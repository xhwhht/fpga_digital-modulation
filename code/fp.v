==> flow/design.v <==
`timescale 1ns / 1ps
 module fp(clk,rst,clk4096);
 input  rst,clk;
 output clk4096;
 reg [11:0] q;
always@(posedge clk or negedge  rst)
begin
  if(rst==0)
    q<=12'b0000_0000_0000;
  else begin
    if(q==12'b1111_1111_1111) 
	 q<=12'b0000_0000_0000;
	 else
	 q<=q+1;
	 end
end
assign clk4096= q[11];
endmodule
# --- Step by step through the tools: fp ---
# What the tools print for fp, step after step.
# Lines are those of the file above, counted from 1.
design:
  top: "fp"
  clk_port: "clk"
  cell_library: "sky130hd"
  corner: "tt_025C_1v80"

# --- Elaborated design ---
# Counts by Yosys on the flattened word-level netlist (proc, flatten, opt, wreduce; memories kept). Register bits leave out memories and registers merged into their read ports (data or address); mux counts leave out enables and synchronous resets folded into registers. Print and check cells are left out. Cells with the same type and inputs are merged into one.
word_totals:
  regBits: 12
  inputBits: 2
  out_inout_bits: 1
op_classes:
  addsub: 1
  equal: 1
  n_mux: 1
op_table:
  columns: ["operator", "n"]
  rows:
  - ["adder 12 x 1 -> 12 bit (second input constant)", 1]
  - ["== test 12 bit (second input constant)", 1]
  - ["two-way mux 12 bit", 1]

# --- Longest topological paths ---
# Depth = most cells in a row (Yosys ltp): at word level without a register or memory, in the mapped netlist without a sequential cell, where the memories' decode and read muxes count.
logic_depth:
  ltp_word: 2
  abc_area: 1
  ltp_mapped: 6
  mapped_depth_nobuf: 6

# --- Netlist ---
# The flow's flattened synthesis, as Yosys stat reports it; memories are mapped. The netlist is that of the ABC_AREA named above (0 if unset); the other value can give another one.
# Totals and module areas in this step are rounded.
mapped:
  cells: 82
  synth_area_um2: 661
  seqArea_um2: 300
  flip_flops: 12
  buffers: 0
by_type:
  columns: ["cell", "n"]
  rows:
  - ["sky130_fd_sc_hd__dfrtp_1", 12]
  - ["sky130_fd_sc_hd__nand2_1", 18]
  - ["sky130_fd_sc_hd__inv_1", 13]
  - ["sky130_fd_sc_hd__nor2_1", 12]
  - ["sky130_fd_sc_hd__nor2_2", 5]
  - ["sky130_fd_sc_hd__xor2_1", 3]
  - ["sky130_fd_sc_hd__nand2_2", 4]
  - ["sky130_fd_sc_hd__nor2_4", 2]
  - ["sky130_fd_sc_hd__nand3_2", 2]
  - ["sky130_fd_sc_hd__nand3_1", 3]
  - ["sky130_fd_sc_hd__ha_1", 1]
  - ["sky130_fd_sc_hd__nor3_2", 1]
  - ["sky130_fd_sc_hd__xnor2_1", 1]
  - ["sky130_fd_sc_hd__nand3b_1", 1]
  - ["sky130_fd_sc_hd__nand4_1", 1]
  - ["sky130_fd_sc_hd__a21oi_1", 1]
  - ["sky130_fd_sc_hd__o21ai_1", 1]
  - ["sky130_fd_sc_hd__inv_2", 1]

# --- Path before layout ---
# Source: OpenSTA report_checks on the synthesized netlist (no wires, ideal clock, input and output delay 20% of the period each), path of least setup slack; recovery checks are left aside. Register names are those of the netlist, which keeps one name where synthesis merged equal registers.
synth_path:
  kind: "register to register"
  from: "register q[0]"
  to: "register q[9]"
  tclk_ps: 1730
  setup_ps: 119
  arrival_ps: 1009
  required_ps: 1611
  path_slack_ps: 603
  delay_ps: 1128
  driving_pins: 7
  n_path_buf: 0
  synth_period_reached_ps: 1127
# "delay_ps" = arrival - input delay + setup time.
# "driving_pins": output pins that drive a net of the path, with the launching flip-flop's if there is one; two outputs of one cell count as two.
# "synth_period_reached_ps" = period - worst setup slack (recovery checks aside). The figure is calculated, with input and output delays left at 20% of the set period.
# Between the ends stands the longest chain of elaborated cells between them, by number of cells; it is not shown to be the way that was timed. Of several equally long chains one is given.
# A line is the first line of the expression or statement that the cell stems from. Yosys adds cells for indexed reads and writes and turns some case tables into memories.
# A register here has more assigning lines than the two given.
synth_via:
  cell_sequence: "sky130_fd_sc_hd__dfrtp_1 sky130_fd_sc_hd__ha_1 sky130_fd_sc_hd__nand2_2 sky130_fd_sc_hd__nor2_4 sky130_fd_sc_hd__nand3_2 sky130_fd_sc_hd__o21ai_1 sky130_fd_sc_hd__nor2_1"
  elab_chain_len: 2
  cone_cells: 3
  cone_classes: "1 x add/sub; 1 x eq/ne; 1 x mux"
synth_lines:
  columns: ["item", "line_no", "source"]
  rows:
  - ["start, declared", 5, "reg [11:0] q;"]
  - ["start, assigned", 9, "q<=12'b0000_0000_0000;"]
  - ["start, assigned", 14, "q<=q+1;"]
  - ["adder 12 x 1 -> 12 bit", 14, null]
  - ["two-way mux 12 bit", 11, "if(q==12'b1111_1111_1111)"]
  - ["end, assigned", 12, "q<=12'b0000_0000_0000;"]
  - ["end, assigned", 14, null]
  - ["end, declared", 5, null]

# --- Path in the finished layout ---
# From the final timing report of flow run 1: the path of least setup slack in the routed layout; clock arrival at registers is part of the times.
# The path's times are printed in steps of 10 ps; the period is the one set.
layout_path:
  kind: "register to register"
  from: "register q[1]"
  to: "register q[7]"
  tclk_ps: 1130
  setup_ps: 100
  arrival_ps: 1340
  required_ps: 1300
  path_slack_ps: -40
  driving_pins: 7
  n_path_buf: 0
# Between the ends stands the longest chain of elaborated cells between them, by number of cells; it is not shown to be the way that was timed. Of several equally long chains one is given.
# A register here has more assigning lines than the two given.
layout_via:
  cell_sequence: "sky130_fd_sc_hd__dfrtp_1 sky130_fd_sc_hd__ha_4 sky130_fd_sc_hd__nand2_4 sky130_fd_sc_hd__nor2_4 sky130_fd_sc_hd__nand3_4 sky130_fd_sc_hd__nand2_2 sky130_fd_sc_hd__nor2_2"
  elab_chain_len: 2
  cone_cells: 3
  cone_classes: "1 x add/sub; 1 x eq/ne; 1 x mux"
layout_lines:
  columns: ["item", "line_no", "source"]
  rows:
  - ["start, declared", 5, "reg [11:0] q;"]
  - ["start, assigned", 9, "q<=12'b0000_0000_0000;"]
  - ["start, assigned", 14, "q<=q+1;"]
  - ["adder 12 x 1 -> 12 bit", 14, null]
  - ["two-way mux 12 bit", 11, "if(q==12'b1111_1111_1111)"]
  - ["end, assigned", 12, "q<=12'b0000_0000_0000;"]
  - ["end, assigned", 14, null]
  - ["end, declared", 5, null]

# Flow measurements of fp on sky130hd: 2 stored runs with different settings, listed in no order. Input and output delays are each 20% of the period that was set; the output load is 0.01 pF.
# "worstPathTime_ps": the worst setup path's part of the clock period (all of it between registers, 20% less for each end at a port) less its slack. A launch clock that arrives late makes it longer, a capture clock that arrives late makes it shorter.
# "power_uw": no workload was simulated; the value follows from the tool's default switching activity.
# "worstPathTime_ps" is known to 10 ps.
# The measured numbers are rounded.
runs:
  - name: "flow run 1"
    settings:
      period_ns: 1.13
      CORE_UTILIZATION: 30
      CORE_ASPECT_RATIO: 0.94
      TNS_END_PERCENT: 10
      ABC_AREA: 1
      GPL_TIMING_DRIVEN: 0
      SLEW_MARGIN: 25
      CAP_MARGIN: 20
      CORE_MARGIN: 2
    results:
      worstSetupSlack_ps: -35
      design.die.area_um2: 2590
      worstPathTime_ps: 1170
      critical_path_kind: "register to register"
      post_synth_area_um2: 661
      finish.utilization_frac: 0.388
      power_uw: 707
      final_setup_tns_ps: -153
  - name: "flow run 2"
    settings:
      period_ns: 1.78
      CORE_UTILIZATION: 28
      CELL_PAD_IN_SITES_DETAIL_PLACEMENT: 2
      ABC_AREA: 1
      GPL_ROUTABILITY_DRIVEN: 0
      CTS_CLUSTER_DIAMETER: 322
      CAP_MARGIN: 10
      SLEW_MARGIN: 35
      CORE_MARGIN: 2
    results:
      worstSetupSlack_ps: 181
      design.die.area_um2: 2760
      worstPathTime_ps: 1240
      critical_path_kind: "register to output"
      post_synth_area_um2: 661
      finish.utilization_frac: 0.34
      power_uw: 506
      final_setup_tns_ps: 0
